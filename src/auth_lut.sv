==> flow/design.v <==
`timescale 1ns/1ps
module auth_lut #(
    parameter UID_MAX = 4,    
    parameter UID_LEN = 4     
)(
    input  wire       clk,               
    input  wire       rst_n,             
    input  wire [7:0] cmd,               
    input  wire       valid,             
    input  wire [8*16-1:0] uid_bytes_flat,  
    input  wire [7:0] uid_len,           
    output reg        uid_allowed,       
    output reg        uid_added_ok,      
    output reg        uid_duplicate,     
    output reg        uid_full           
);
    localparam MEMW = 8*UID_LEN;
    reg [MEMW-1:0] uid_mem [0:UID_MAX-1];  
    reg [1:0]      uid_count;              
    integer i, j;                          
    reg found;                             
    reg match;                             
    reg [MEMW-1:0] received_uid;           
    reg [7:0] uid_bytes [0:15];
    always @(*) begin
        for (j = 0; j < 16; j = j + 1)
            uid_bytes[j] = uid_bytes_flat[j*8 +: 8];
    end
    always @(posedge clk or negedge rst_n) begin
        if (!rst_n) begin
            uid_count     <= 0;
            uid_allowed   <= 0;
            uid_added_ok  <= 0;
            uid_duplicate <= 0;
            uid_full      <= 0;
            for (i = 0; i < UID_MAX; i = i + 1)
                uid_mem[i] <= {MEMW{1'b0}};
        end else if (valid) begin
            uid_allowed   <= 0;
            uid_added_ok  <= 0;
            uid_duplicate <= 0;
            uid_full      <= 0;
            received_uid = {MEMW{1'b0}};
            for (j = 0; j < UID_LEN; j = j + 1) begin
                if (j < uid_len)
                    received_uid[j*8 +: 8] = uid_bytes[j];
            end
            case (cmd)
                8'h10: begin  
                    found = 0;
                    for (i = 0; i < UID_MAX; i = i + 1) begin
                        if (i < uid_count) begin
                            match = 1;
                            for (j = 0; j < UID_LEN; j = j + 1) begin
                                if (uid_mem[i][j*8 +: 8] != received_uid[j*8 +: 8])
                                    match = 0;
                            end
                            if (match)
                                found = 1;
                        end
                    end
                    uid_allowed <= found;
                end
                8'h11: begin  
                    if (uid_count >= UID_MAX) begin
                        uid_full <= 1'b1;    
                    end else begin
                        found = 0;
                        for (i = 0; i < UID_MAX; i = i + 1) begin
                            if (i < uid_count) begin
                                match = 1;
                                for (j = 0; j < UID_LEN; j = j + 1) begin
                                    if (uid_mem[i][j*8 +: 8] != received_uid[j*8 +: 8])
                                        match = 0;
                                end
                                if (match)
                                    found = 1;
                            end
                        end
                        if (found) begin
                            uid_duplicate <= 1'b1;
                        end else begin
                            uid_mem[uid_count] <= received_uid;
                            uid_added_ok       <= 1'b1;
                            uid_count          <= uid_count + 1'b1;
                        end
                    end
                end
                default: begin
                end
            endcase
        end
    end
endmodule
From RTL to reports: auth_lut
What the tools print for auth_lut, step after step.
Line numbers count from 1 in the design file above.
Library cell names are shortened.
{"block": "design", "design": "auth_lut", "clock_port": "clk", "lib": "sky130hd", "pvt_corner": "tt_025C_1v80"}

After elaboration
Source: Yosys, flattened and elaborated. Widths are those after wreduce. Registers that Yosys merges into a memory's read port (data or address) are not register bits. Print and check cells do not count. Equal cells are merged and count once.
{"block": "bits", "ff_bits": 134, "inputBits": 147, "out_inout_bits": 4, "word_cells": 125}
{"block": "op_classes", "n_addsub": 1, "n_cmp": 9, "eq_ne": 21, "mux": 77, "bitwise": 2, "reduce_logical": 6}
{"block": "op_table", "cell": "!= test 8 bit", "count": 16}
{"block": "op_table", "cell": "2-to-1 mux 1 bit", "count": 69}
{"block": "op_table", "cell": "2-to-1 mux 8 bit", "count": 8}
{"block": "op_table", "cell": "AND reduction 5 bit", "count": 4}
{"block": "op_table", "cell": "less-than comparator 1 x 8 -> 1 bit (first input constant)", "count": 2}
{"block": "op_table", "cell": "less-than comparator 2 x 8 -> 1 bit (first input constant)", "count": 2}
{"block": "op_table", "cell": "equality test 8 x 5 -> 1 bit (second input constant)", "count": 2}
{"block": "op_table", "cell": "less-than comparator 1 x 2 -> 1 bit (first input constant)", "count": 2}
{"block": "op_table", "cell": "less-than comparator 2 bit (first input constant)", "count": 2}
{"block": "op_table", "cell": "equality test 2 bit (second input constant)", "count": 2}
{"block": "op_table", "cell": "AND reduction 4 bit", "count": 1}
{"block": "op_table", "cell": "greater-or-equal comparator 2 x 3 -> 1 bit (second input constant)", "count": 1}
{"block": "op_table", "cell": "inverter 1 bit", "count": 2}
{"block": "op_table", "cell": "adder 2 x 1 -> 2 bit (second input constant)", "count": 1}
{"block": "op_table", "cell": "equality test 2 x 1 -> 1 bit (second input constant)", "count": 1}
{"block": "op_table", "cell": "zero test 2 bit", "count": 1}

Depth
Depth = most cells in a row (Yosys ltp): at word level without a register or memory, in the mapped netlist without a sequential cell, where the memories' decode and read muxes count.
{"block": "logic_depth", "ltp_word": 26, "ABC_AREA": 0, "mapped_depth": 12, "depth_no_buf": 8}

Mapped cells and area
Source: synth_stat.txt of the flow (Yosys; design flattened, memories mapped). It holds for the ABC_AREA given above (unset counts as 0); a run with the other value may have another netlist.
{"block": "by_type", "type": "dfrtp_1", "count": 101, "type_area_um2": 2.53E+03}
{"block": "by_type", "type": "mux2_4", "count": 50, "type_area_um2": 750.72}
{"block": "by_type", "type": "mux2_2", "count": 20, "type_area_um2": 225.216}
{"block": "by_type", "type": "xnor2_1", "count": 22, "type_area_um2": 192.685}
{"block": "by_type", "type": "inv_1", "count": 45, "type_area_um2": 168.912}
{"block": "by_type", "type": "mux2_1", "count": 15, "type_area_um2": 168.912}
{"block": "by_type", "type": "mux2i_1", "count": 15, "type_area_um2": 150.144}
{"block": "by_type", "type": "buf_12", "count": 6, "type_area_um2": 120.115}
{"block": "by_type", "type": "nor2_1", "count": 32, "type_area_um2": 120.115}
{"block": "by_type", "type": "and2_1", "count": 19, "type_area_um2": 118.864}
{"block": "by_type", "type": "o22ai_1", "count": 19, "type_area_um2": 118.864}
{"block": "by_type", "type": "nor4bb_1", "count": 11, "type_area_um2": 110.106}
{"block": "by_type", "type": "o21ai_0", "count": 22, "type_area_um2": 110.106}
{"block": "by_type", "type": "a31oi_1", "count": 17, "type_area_um2": 106.352}
{"block": "by_type", "type": "o32ai_1", "count": 11, "type_area_um2": 96.342}
{"block": "by_type", "type": "a21oi_1", "count": 18, "type_area_um2": 90.086}
{"block": "by_type", "type": "xor2_1", "count": 9, "type_area_um2": 78.826}
{"block": "by_type", "type": "nand2_1", "count": 20, "type_area_um2": 75.072}
Not listed: further types 53, cells in them 132.
{"block": "mapped", "cell_count": 584, "yosys_area_um2": 6387.4, "sequential_area_um2": 2527.4, "ff_cells": 101, "n_buf": 25}

Timing after synthesis
Path of least setup slack by OpenSTA after synthesis, without wires, with an ideal clock, recovery checks aside; 20% of the period is set as input and as output delay. Where synthesis merged equal registers, the netlist keeps one of their names.
{"block": "synth_path", "path_type": "input -> register", "start": "input uid_len[7]", "end": "register uid_mem[2][0]", "clock_period_ps": 3980, "in_delay_ps": 796, "setup_time_ps": 125, "t_first_pin_ps": 796, "t_arrival_ps": 3496, "t_required_ps": 3855, "setup_slack_ps": 358, "delay_ps": 2825, "driving_pins": 10, "n_path_buf": 2, "synth_period_reached_ps": 3622}
"delay_ps" = arrival - input delay + setup time.
"driving_pins" counts driving pins, that of a launching flip-flop among them; a cell with two outputs on the path counts twice.
"synth_period_reached_ps" is the clock period less the worst setup slack; recovery checks do not enter. This is arithmetic on one report: input and output delays are still those of the set period (20% each).
Between the ends stands the longest chain of elaborated cells between them, by number of cells; it is not shown to be the way that was timed. Of several equally long chains one is given.
A line is the first line of the expression or statement that the cell stems from. Yosys adds cells for indexed reads and writes and turns some case tables into memories.
{"block": "synth_via", "cell_sequence": "or4_4 > buf_6 > o22ai_2 > a22o_1 > o211ai_1 > or4_1 > or4_4 > nand4_4 > buf_12 > mux2_4", "elab_chain_len": 25, "cone_cells": 73, "classes_between": "4 x compare; 16 x eq/ne; 51 x mux; 1 x logic; 1 x reduce/logical"}
{"block": "synth_lines", "item": "from (decl)", "line": 11, "rtl": "input  wire [7:0] uid_len,"}
{"block": "synth_lines", "item": "less-than comparator 1 x 8 -> 1 bit", "line": 45, "rtl": "if (j < uid_len)"}
{"block": "synth_lines", "item": "2-to-1 mux 8 bit", "line": 45}
{"block": "synth_lines", "item": "2-to-1 mux 8 bit", "line": 38, "rtl": "end else if (valid) begin"}
{"block": "synth_lines", "item": "!= test 8 bit", "line": 73, "rtl": "if (uid_mem[i][j*8 +: 8] != received_uid[j*8 +: 8])"}
{"block": "synth_lines", "item": "2-to-1 mux 1 bit (4 in a row)", "line": 73}
{"block": "synth_lines", "item": "2-to-1 mux 1 bit", "line": 70, "rtl": "if (i < uid_count) begin"}
{"block": "synth_lines", "item": "2-to-1 mux 1 bit", "line": 65, "rtl": "if (uid_count >= UID_MAX) begin"}
{"block": "synth_lines", "item": "[8 not listed]"}
{"block": "synth_lines", "item": "2-to-1 mux 1 bit", "line": 76, "rtl": "if (match)"}
{"block": "synth_lines", "item": "2-to-1 mux 1 bit", "line": 70}
{"block": "synth_lines", "item": "2-to-1 mux 1 bit", "line": 65}
{"block": "synth_lines", "item": "2-to-1 mux 1 bit", "line": 48, "rtl": "case (cmd)"}
{"block": "synth_lines", "item": "2-to-1 mux 1 bit", "line": 38}
{"block": "synth_lines", "item": "inverter 1 bit"}
{"block": "synth_lines", "item": "AND reduction 5 bit"}
{"block": "synth_lines", "item": "to (assign)", "line": 37, "rtl": "uid_mem[i] <= {MEMW{1'b0}};"}
{"block": "synth_lines", "item": "to (assign)", "line": 83, "rtl": "uid_mem[uid_count] <= received_uid;"}
{"block": "synth_lines", "item": "to (decl)", "line": 18, "rtl": "reg [MEMW-1:0] uid_mem [0:UID_MAX-1];"}

Path in the finished layout
Path of least setup slack in the final report of entry A (OpenROAD, finished layout, wires in). Where an end is a register, its clock arrival counts in the times.
The path's times are printed in steps of 10 ps; the period is the one set.
{"block": "layout_path", "path_type": "input -> register", "start": "input uid_len[7]", "end": "register uid_mem[0][20]", "clock_period_ps": 5300, "in_delay_ps": 1060, "setup_time_ps": 110, "t_first_pin_ps": 1060, "t_arrival_ps": 5440, "t_required_ps": 5540, "setup_slack_ps": 100, "driving_pins": 10, "n_path_buf": 3}
Between the ends stands the longest chain of elaborated cells between them, by number of cells; it is not shown to be the way that was timed. Of several equally long chains one is given.
{"block": "layout_via", "cell_sequence": "clkdlybuf4s50_1 > nor4_4 > clkbuf_1 > nand3_1 > and2_1 > a2111oi_1 > nand4_2 > nand4_4 > buf_12 > mux2_4", "elab_chain_len": 25, "cone_cells": 73, "classes_between": "4 x compare; 16 x eq/ne; 51 x mux; 1 x logic; 1 x reduce/logical"}
{"block": "layout_lines", "item": "from (decl)", "line": 11, "rtl": "input  wire [7:0] uid_len,"}
{"block": "layout_lines", "item": "less-than comparator 1 x 8 -> 1 bit", "line": 45, "rtl": "if (j < uid_len)"}
{"block": "layout_lines", "item": "2-to-1 mux 8 bit", "line": 45}
{"block": "layout_lines", "item": "2-to-1 mux 8 bit", "line": 38, "rtl": "end else if (valid) begin"}
{"block": "layout_lines", "item": "!= test 8 bit", "line": 73, "rtl": "if (uid_mem[i][j*8 +: 8] != received_uid[j*8 +: 8])"}
{"block": "layout_lines", "item": "2-to-1 mux 1 bit (4 in a row)", "line": 73}
{"block": "layout_lines", "item": "2-to-1 mux 1 bit", "line": 70, "rtl": "if (i < uid_count) begin"}
{"block": "layout_lines", "item": "2-to-1 mux 1 bit", "line": 65, "rtl": "if (uid_count >= UID_MAX) begin"}
{"block": "layout_lines", "item": "[8 not listed]"}
{"block": "layout_lines", "item": "2-to-1 mux 1 bit", "line": 76, "rtl": "if (match)"}
{"block": "layout_lines", "item": "2-to-1 mux 1 bit", "line": 70}
{"block": "layout_lines", "item": "2-to-1 mux 1 bit", "line": 65}
{"block": "layout_lines", "item": "2-to-1 mux 1 bit", "line": 48, "rtl": "case (cmd)"}
{"block": "layout_lines", "item": "2-to-1 mux 1 bit", "line": 38}
{"block": "layout_lines", "item": "inverter 1 bit"}
{"block": "layout_lines", "item": "AND reduction 5 bit"}
{"block": "layout_lines", "item": "to (assign)", "line": 37, "rtl": "uid_mem[i] <= {MEMW{1'b0}};"}
{"block": "layout_lines", "item": "to (assign)", "line": 83, "rtl": "uid_mem[uid_count] <= received_uid;"}
{"block": "layout_lines", "item": "to (decl)", "line": 18, "rtl": "reg [MEMW-1:0] uid_mem [0:UID_MAX-1];"}

Memo
Re: implementation data of auth_lut

Record of 2 stored runs of the RTL-to-layout flow on auth_lut, platform sky130hd. The runs are unordered. Constraints: input delay and output delay 20% of the set period each, output load 0.01 pF.
"achievedPeriod_ps" = clock period - worst setup slack. The figure is calculated, with input and output delays left at 20% of the set period.
"worst_setup_path_time_ps" is the time allowed to the run's worst setup path (the clock period less input and output delay, where it has them) less its slack. Clock arrival times count: a late capture clock shortens it, a late launch clock lengthens it.
"total_power_uw": no workload was simulated; the value follows from the tool's default switching activity.
"worst_setup_path_time_ps" is known to 10 ps.

{"run": "entry A", "settings": { "period_ns": 5.3, "CORE_UTILIZATION": 37, "SETUP_SLACK_MARGIN": -0.07, "PLACE_DENSITY_LB_ADDON": 0.25, "HOLD_SLACK_MARGIN": 0.07, "CORE_ASPECT_RATIO": 1.56, "CORE_MARGIN": 2, "CELL_PAD_IN_SITES_GLOBAL_PLACEMENT": 0, "GPL_TIMING_DRIVEN": 0, "MAX_ROUTING_LAYER": "met4", "CAP_MARGIN": 20, "SLEW_MARGIN": 20 }, "results": { "total_power_uw": 1686, "timing.setup.ws_ps": 100, "die_footprint_um2": 18356.2, "achievedPeriod_ps": 5200, "worst_setup_path_time_ps": 4140, "path_kind": "input -> register", "finalCellArea_um2": 7432.1, "final_setup_tns_ps": 0, "synth_area_um2": 6387.4, "worst_hold_slack_ps": 515, "util_pct": 43.4 }}
{"run": "entry B", "settings": { "period_ns": 4.0, "CORE_UTILIZATION": 45, "CAP_MARGIN": 20, "CORE_MARGIN": 2, "SLEW_MARGIN": 20 }, "results": { "total_power_uw": 2404, "timing.setup.ws_ps": 76, "die_footprint_um2": 15163.5, "achievedPeriod_ps": 3924, "worst_setup_path_time_ps": 3120, "path_kind": "input -> register", "finalCellArea_um2": 8262.9, "final_setup_tns_ps": 0, "synth_area_um2": 6387.4, "worst_hold_slack_ps": 512, "util_pct": 59.5 }}
